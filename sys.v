==> flow/design.v <==
module arb (
	clk,
	reset,
	addr_a,
	din_a,
	dout_a,
	req_a,
	wr_a,
	rdy_a,
	addr_m,
	din_m,
	dout_m,
	req_m,
	wr_m,
	rdy_m
);
input			clk, reset;
input	[255:0]	addr_a;
output	[255:0] din_a;
input	[255:0] dout_a;
input	[3:0]	req_a;
input	[3:0]	wr_a;
output	reg [3:0]	rdy_a;
output	reg [63:0]	addr_m;
input	[63:0]	din_m;
output	reg [63:0]	dout_m;
output	reg		req_m;
output	reg		wr_m;
input			rdy_m;
reg		[1:0]	current;
reg		[1:0]	last;
reg				working;
wire	[3:0]	shfand;
always @(posedge clk) begin
	if(reset == 1'b1) begin
		current <= 2'b00;
		last	<= 2'b11;
		working	<= 1'b0;
	end
	else if (working == 1'b0) begin
		if (((1 << ((last + 1) % 4)) & req_a) != 0) begin
			current <= (last + 1) % 4;
			working <= 1'b1;
		end
		else if (((1 << ((last + 2) % 4)) & req_a) != 0) begin
			current <= (last + 2) % 4;
			working <= 1'b1;
		end
		else if (((1 << ((last + 3) % 4)) & req_a) != 0) begin
			current <= (last + 3) % 4;
			working <= 1'b1;
		end
		else if (((1 << ((last + 4) % 4)) & req_a) != 0) begin
			current <= (last + 4) % 4;
			working <= 1'b1;
		end
	end
	else if (rdy_m == 1'b1) begin
		last 	<= current;
		working <= 1'b0;
	end
end
always @(posedge clk) begin
    if(working != 1'b1) begin
        req_m   = 1'b0;
        rdy_a   = 4'b0000;
        wr_m    = 1'b0;
    end
	else if (current == 2'b00) begin
		rdy_a 	= rdy_m ? 4'b0001 : 4'b0000; 
		addr_m 	= addr_a[063:000];
		dout_m	= dout_a[063:000];
		req_m	= req_a[0];
		wr_m	= wr_a[0];
	end
	else if (current == 2'b01) begin
		rdy_a 	= rdy_m ? 4'b0010 : 4'b0000; 
		addr_m 	= addr_a[127:064];
		dout_m	= dout_a[127:064];
		req_m	= req_a[1];
		wr_m	= wr_a[1];
	end
	else if (current == 2'b10) begin
		rdy_a 	= rdy_m ? 4'b0100 : 4'b0000; 
		addr_m 	= addr_a[191:128];
		dout_m	= dout_a[191:128];
		req_m	= req_a[2];
		wr_m	= wr_a[2];
	end
	else if (current == 2'b11) begin
		rdy_a 	= rdy_m ? 4'b1000 : 4'b0000; 
		addr_m 	= addr_a[255:192];
		dout_m	= dout_a[255:192];
		req_m	= req_a[3];
		wr_m	= wr_a[3];
	end		
end
assign din_a[255:192] = din_m;
assign din_a[191:128] = din_m;
assign din_a[127:064] = din_m;
assign din_a[063:000] = din_m;
endmodule
module gups(
    clk,
    reset,
    address,
    data_in,
    dout,
    req,
    wr,
    ready,
    seed,
    range
);
input           clk, reset;
input   [63:0]  data_in;
output  [63:0]  dout;
output  [63:0]  address;
input   [63:0]  seed;
output          req;
output          wr;
input           ready;
input   [63:0]  range;
reg             write;
reg     [63:0]  data_out;
reg             request;
reg     [63:0]  addr;
reg     [31:0]  mask;
reg     [2:0]   count;
reg     [63:0]  data;
always @(posedge clk) begin
    if(reset == 1'b1) begin
        addr  <= seed;
        mask  <= 32'b1010_0001_1110_0110_0010_1011_1011_1000;
        count <= 3'b000;
        request <= 1'b0;
    end
    else if (count < 3'b100) begin
        addr  <= {addr[47:0], addr[63:48]^mask[15:0]};
        mask  <= {mask[30:0], mask[31]};
        count <= count + 1;
    end 
    if(count == 3'b100 && request == 1'b0) begin
        request <= 1'b1;
        write   <= 1'b0;
    end
    if(ready == 1'b1 && write == 1'b0) begin
        data_out <= data_in + 1;
        write    <= 1'b1;
    end
    if(ready == 1'b1 && write == 1'b1) begin
        request <= 1'b0;
        count   <= 2'b00;
    end
end 
assign req      = request;
assign dout     = data_out;
assign address  = addr & range;
assign wr       = write;
endmodule
module sys (
	clk,
	reset,
	addr,
	din,
	dout,
	req,
	wr,
	rdy,
	seed0,
	seed1,
	seed2,
	seed3,
	range
);
input           clk, reset;
input   [63:0]  din;
output  [63:0]  dout;
output  [63:0]  addr;
input   [63:0]  seed0, seed1, seed2, seed3;
output          req;
output          wr;
input           rdy;
input   [63:0]  range;
wire	[255:0]	addr_a;
wire	[255:0] din_a;
wire	[255:0] dout_a;
wire	[3:0]	req_a;
wire	[3:0]	wr_a;
wire	[3:0]	rdy_a;
arb arbiter(clk, reset, addr_a, din_a, dout_a, req_a, wr_a,
	rdy_a, addr, din, dout,req, wr, rdy);
gups g0(clk, reset, addr_a[063:000], din_a[063:000], dout_a[063:000],
	req_a[0], wr_a[0], rdy_a[0], seed0, range);
gups g1(clk, reset, addr_a[127:064], din_a[127:064], dout_a[127:064],
	req_a[1], wr_a[1], rdy_a[1], seed1, range);
gups g2(clk, reset, addr_a[191:128], din_a[191:128], dout_a[191:128],
	req_a[2], wr_a[2], rdy_a[2], seed2, range);
gups g3(clk, reset, addr_a[255:192], din_a[255:192], dout_a[255:192],
	req_a[3], wr_a[3], rdy_a[3], seed3, range);
endmodule
Step by step through the tools: sys
Tool output for the design above, in the order of the flow.
Lines are those of the file above, counted from 1.
Operators carry their Yosys type and port widths (W data, S select, Z words).
{"block": "design", "top": "sys", "clock": "clk", "lib": "sky130hd", "lib_corner": "tt_025C_1v80"}

Elaborated design
Yosys after proc, flatten, opt, wreduce and memory -nomap, before mapping. Memory bits, and registers merged into a memory's read port (data or address), are not among the register bits. Print and check cells are not counted. Equal cells are merged and count once.
{"block": "word_totals", "register_bits": 799, "latch_bits": 0, "ramBits": 0, "mem_bits_ro": 0, "clocked_rd_ports_x_width": 0, "mem_count": 0, "in_bits": 387, "output_inout_bits": 130, "wordCells": 158}
{"block": "classes", "n_addsub": 9, "multipliers": 0, "n_div": 0, "n_cmp": 4, "eq_ne": 7, "n_shift": 4, "n_mux": 47, "n_logic": 21, "reduce_and_logical": 34}
{"block": "op_table", "op": "$mux W64", "count": 16}
{"block": "op_table", "op": "$and A64 B64 Y64", "count": 4}
{"block": "op_table", "op": "$shl A1 B2 Y32 const A", "count": 4}
{"block": "op_table", "op": "$and A32 B4 Y32", "count": 4}
{"block": "op_table", "op": "$reduce_bool A32 Y1", "count": 4}
{"block": "op_table", "op": "$xor A16 B16 Y16", "count": 4}
{"block": "op_table", "op": "$add A64 B1 Y64 const B", "count": 1}
{"block": "op_table", "op": "$mux W1", "count": 20}
{"block": "op_table", "op": "$mux W4", "count": 5}
{"block": "op_table", "op": "$reduce_bool A2 Y1", "count": 8}
{"block": "op_table", "op": "$logic_and A1 B1 Y1", "count": 12}
{"block": "op_table", "op": "$add A3 B1 Y3 const B", "count": 4}
{"block": "op_table", "op": "$lt A3 B3 Y1 const B", "count": 4}
{"block": "op_table", "op": "$eq A3 B3 Y1 const B", "count": 4}
{"block": "op_table", "op": "$mux W2", "count": 5}
{"block": "op_table", "op": "$not A1 Y1", "count": 9}
{"block": "op_table", "op": "$reduce_or A2 Y1", "count": 4}
{"block": "op_table", "op": "$reduce_bool A4 Y1", "count": 2}
{"block": "op_table", "op": "$reduce_and A2 Y1", "count": 3}
{"block": "op_table", "op": "$add A2 B1 Y2 const B", "count": 2}
{"block": "op_table", "op": "$add A2 B2 Y2 const B", "count": 2}
{"block": "op_table", "op": "$eq A2 B2 Y1 const B", "count": 2}
{"block": "op_table", "op": "$mux W3", "count": 1}
{"block": "op_table", "op": "$eq A2 B1 Y1 const B", "count": 1}
{"block": "op_table", "op": "$logic_not A2 Y1", "count": 1}

Longest topological paths
Yosys ltp: most cells in a row. Word level: on the elaborated netlist, between registers, memories and ports. Mapped: between sequential cells and ports; inverters and the memories' decode and read muxes count.
{"block": "depth", "word_depth": 9, "ABC_AREA": 0, "mapped_depth": 7}

Netlist
Source: synth_stat.txt of the flow (Yosys; design flattened, memories mapped). It holds for the ABC_AREA given above (unset counts as 0); a run with the other value may have another netlist.
{"block": "synth_totals", "stdcells": 2055, "area_um2": 33210.6, "sequential_area_um2": 22401.5, "ffs": 799, "buf_cells": 101}
{"block": "by_type", "type": "sky130_fd_sc_hd__edfxtp_1", "count": 640, "type_area_um2": 1.92E+04}
{"block": "by_type", "type": "sky130_fd_sc_hd__dfxtp_1", "count": 159, "type_area_um2": 3.18E+03}
{"block": "by_type", "type": "sky130_fd_sc_hd__mux4_2", "count": 130, "type_area_um2": 2.93E+03}
{"block": "by_type", "type": "sky130_fd_sc_hd__mux2_2", "count": 192, "type_area_um2": 2.16E+03}
{"block": "by_type", "type": "sky130_fd_sc_hd__mux2i_1", "count": 132, "type_area_um2": 1.32E+03}
{"block": "by_type", "type": "sky130_fd_sc_hd__xnor2_1", "count": 105, "type_area_um2": 919.632}
{"block": "by_type", "type": "sky130_fd_sc_hd__nand2_1", "count": 174, "type_area_um2": 653.126}
{"block": "by_type", "type": "sky130_fd_sc_hd__and2_1", "count": 71, "type_area_um2": 444.176}
{"block": "by_type", "type": "sky130_fd_sc_hd__nor2_1", "count": 111, "type_area_um2": 416.65}
{"block": "by_type", "type": "sky130_fd_sc_hd__o21ai_0", "count": 66, "type_area_um2": 330.317}
{"block": "by_type", "type": "sky130_fd_sc_hd__xor2_1", "count": 26, "type_area_um2": 227.718}
{"block": "by_type", "type": "sky130_fd_sc_hd__clkbuf_1", "count": 48, "type_area_um2": 180.173}
{"block": "by_type", "type": "sky130_fd_sc_hd__ha_1", "count": 13, "type_area_um2": 162.656}
{"block": "by_type", "type": "sky130_fd_sc_hd__buf_2", "count": 29, "type_area_um2": 145.139}
{"block": "by_type", "type": "sky130_fd_sc_hd__nand3_1", "count": 25, "type_area_um2": 125.12}
{"block": "by_type", "type": "sky130_fd_sc_hd__nand4_1", "count": 20, "type_area_um2": 125.12}
{"block": "by_type", "type": "sky130_fd_sc_hd__buf_1", "count": 23, "type_area_um2": 86.333}
{"block": "by_type", "type": "sky130_fd_sc_hd__a21oi_1", "count": 15, "type_area_um2": 75.072}
Not listed: further types 23, cells in them 76.
By module: a second synthesis without flattening, with its own total; a netlist apart from the flattened one above.
{"block": "unflattened", "cells_unflattened": 3140, "hier_area_um2": 40373.7}
Each row is one instance without its submodules.
{"block": "by_module", "mod": "gups", "n_inst": 4, "n_cells": 634, "mod_area_um2": 7731.2}
{"block": "by_module", "mod": "arb", "n_inst": 1, "n_cells": 604, "mod_area_um2": 9449.1}
{"block": "by_module", "mod": "sys", "n_inst": 1, "n_cells": 0, "mod_area_um2": 0.0}

Path before layout
Source: OpenSTA report_checks on the synthesized netlist (no wires, ideal clock, input and output delay 20% of the period each), path of least setup slack; recovery checks are left aside. Register names are those of the netlist, which keeps one name where synthesis merged equal registers.
{"block": "synth_timing", "path_type": "reg2reg", "from": "register arbiter.working", "to": "register arbiter.addr_m[0]", "tclk_ns": 5.73, "arrival_ns": 4.022, "setup_slack_ns": 1.175, "delay_ns": 4.555, "driving_pins": 3, "path_buffers": 2, "period_less_setup_slack_ns": 4.555}
"delay_ns" is the arrival time less input delay plus setup time.
"driving_pins" counts driving pins, that of a launching flip-flop among them; a cell with two outputs on the path counts twice.
"period_less_setup_slack_ns" is the clock period less the worst setup slack; recovery checks do not enter. This is arithmetic on one report: input and output delays are still those of the set period (20% each).
Between the ends stands the longest chain of elaborated cells between them, by number of cells; it is not shown to be the way that was timed. Of several equally long chains one is given.
A line is the first line of the expression or statement that the cell stems from. Yosys adds cells for indexed reads and writes and turns some case tables into memories.
A register here has more assigning lines than the two given.
{"block": "synth_via", "path_cell_list": "sky130_fd_sc_hd__dfxtp_1 > sky130_fd_sc_hd__clkbuf_1 > sky130_fd_sc_hd__clkbuf_1", "elab_chain_len": 1, "cells_between": 1, "classes_between": "1 x reduce/logical"}
{"block": "synth_rtl", "element": "start, declared", "line": 32, "rtl": "reg working;"}
{"block": "synth_rtl", "element": "start, assigned", "line": 38, "rtl": "working <= 1'b0;"}
{"block": "synth_rtl", "element": "start, assigned", "line": 43, "rtl": "working <= 1'b1;"}
{"block": "synth_rtl", "element": "$reduce_and A2 Y1"}
{"block": "synth_rtl", "element": "end, assigned", "line": 71, "rtl": "addr_m = addr_a[063:000];"}
{"block": "synth_rtl", "element": "end, assigned", "line": 78, "rtl": "addr_m = addr_a[127:064];"}
{"block": "synth_rtl", "element": "end, declared", "line": 24, "rtl": "output reg [63:0] addr_m;"}

Path in the finished layout
Path of least setup slack in the final report of flow run 1 (OpenROAD, finished layout, wires in). Where an end is a register, its clock arrival counts in the times.
{"block": "layout_timing", "path_type": "in2reg", "from": "input port din[0]", "to": "register g1.data_out[60]", "tclk_ns": 7.75, "in_delay_ns": 1.55, "arrival_ns": 4.36, "setup_slack_ns": 3.79, "driving_pins": 7, "path_buffers": 1}
Between the ends stands the longest chain of elaborated cells between them, by number of cells; it is not shown to be the way that was timed. Of several equally long chains one is given.
{"block": "layout_via", "path_cell_list": "sky130_fd_sc_hd__clkdlybuf4s50_1 > sky130_fd_sc_hd__ha_1 > sky130_fd_sc_hd__nand2_1 > sky130_fd_sc_hd__nor3_1 > sky130_fd_sc_hd__nand4_2 > sky130_fd_sc_hd__nor3b_1 > sky130_fd_sc_hd__xor2_1", "elab_chain_len": 1, "cells_between": 1, "classes_between": "1 x add/sub"}
{"block": "layout_rtl", "element": "start, declared", "line": 177, "rtl": "input   [63:0]  din;"}
{"block": "layout_rtl", "element": "$add A64 B1 Y64", "line": 148, "rtl": "data_out <= data_in + 1;"}
{"block": "layout_rtl", "element": "end, assigned", "line": 148}
{"block": "layout_rtl", "element": "end, declared", "line": 125, "rtl": "reg     [63:0]  data_out;"}

Hand-over note for sys

Record of 2 stored runs of the RTL-to-layout flow on sys, platform sky130hd. The runs are unordered. Constraints: input delay and output delay 20% of the set period each, output load 0.01 pF.
By "worstPathTime_ns" is meant the share of the clock period that the worst setup path is allowed (20% is reserved at inputs, 20% at outputs), minus its slack. Clock arrival times at its registers enter into it.
"totalPower_mw" is the tool's figure for a default switching activity; nothing was simulated.

{"run": "flow run 1", "settings": { "period_ns": 7.75, "CORE_UTILIZATION": 37, "SETUP_SLACK_MARGIN": 1.01, "PLACE_DENSITY_LB_ADDON": 0.19, "HOLD_SLACK_MARGIN": 0.23, "GPL_TIMING_DRIVEN": 0, "CTS_CLUSTER_SIZE": 88, "CAP_MARGIN": 20, "CORE_MARGIN": 2, "SLEW_MARGIN": 20 }, "results": { "ys_area_um2": 33210.6, "worstSetupSlack_ns": 3.791, "cell_area_final_um2": 43464.2, "final_die_area_um2": 92169.9, "worstPathTime_ns": 2.41, "worstPathKind": "in2reg", "totalPower_mw": 13.348, "utilization_pct": 49.0, "fin_hold_ws_ns": 0.471 }}
{"run": "flow run 2", "settings": { "period_ns": 3.67, "CORE_UTILIZATION": 30, "SETUP_SLACK_MARGIN": 0.78, "PLACE_DENSITY_LB_ADDON": 0.12, "CORE_ASPECT_RATIO": 0.51, "CELL_PAD_IN_SITES_GLOBAL_PLACEMENT": 0, "CELL_PAD_IN_SITES_DETAIL_PLACEMENT": 0, "CTS_CLUSTER_SIZE": 37, "CTS_CLUSTER_DIAMETER": 47, "CAP_MARGIN": 35, "SLEW_MARGIN": 0, "CORE_MARGIN": 2 }, "results": { "final_die_area_um2": 113533.0, "cell_area_final_um2": 43294.0, "fin_hold_ws_ns": 0.406, "utilization_pct": 39.3, "worstPathTime_ns": 2.04, "worstPathKind": "in2reg", "totalPower_mw": 27.474, "ys_area_um2": 33210.6, "worstSetupSlack_ns": 0.895 }}

End of note.
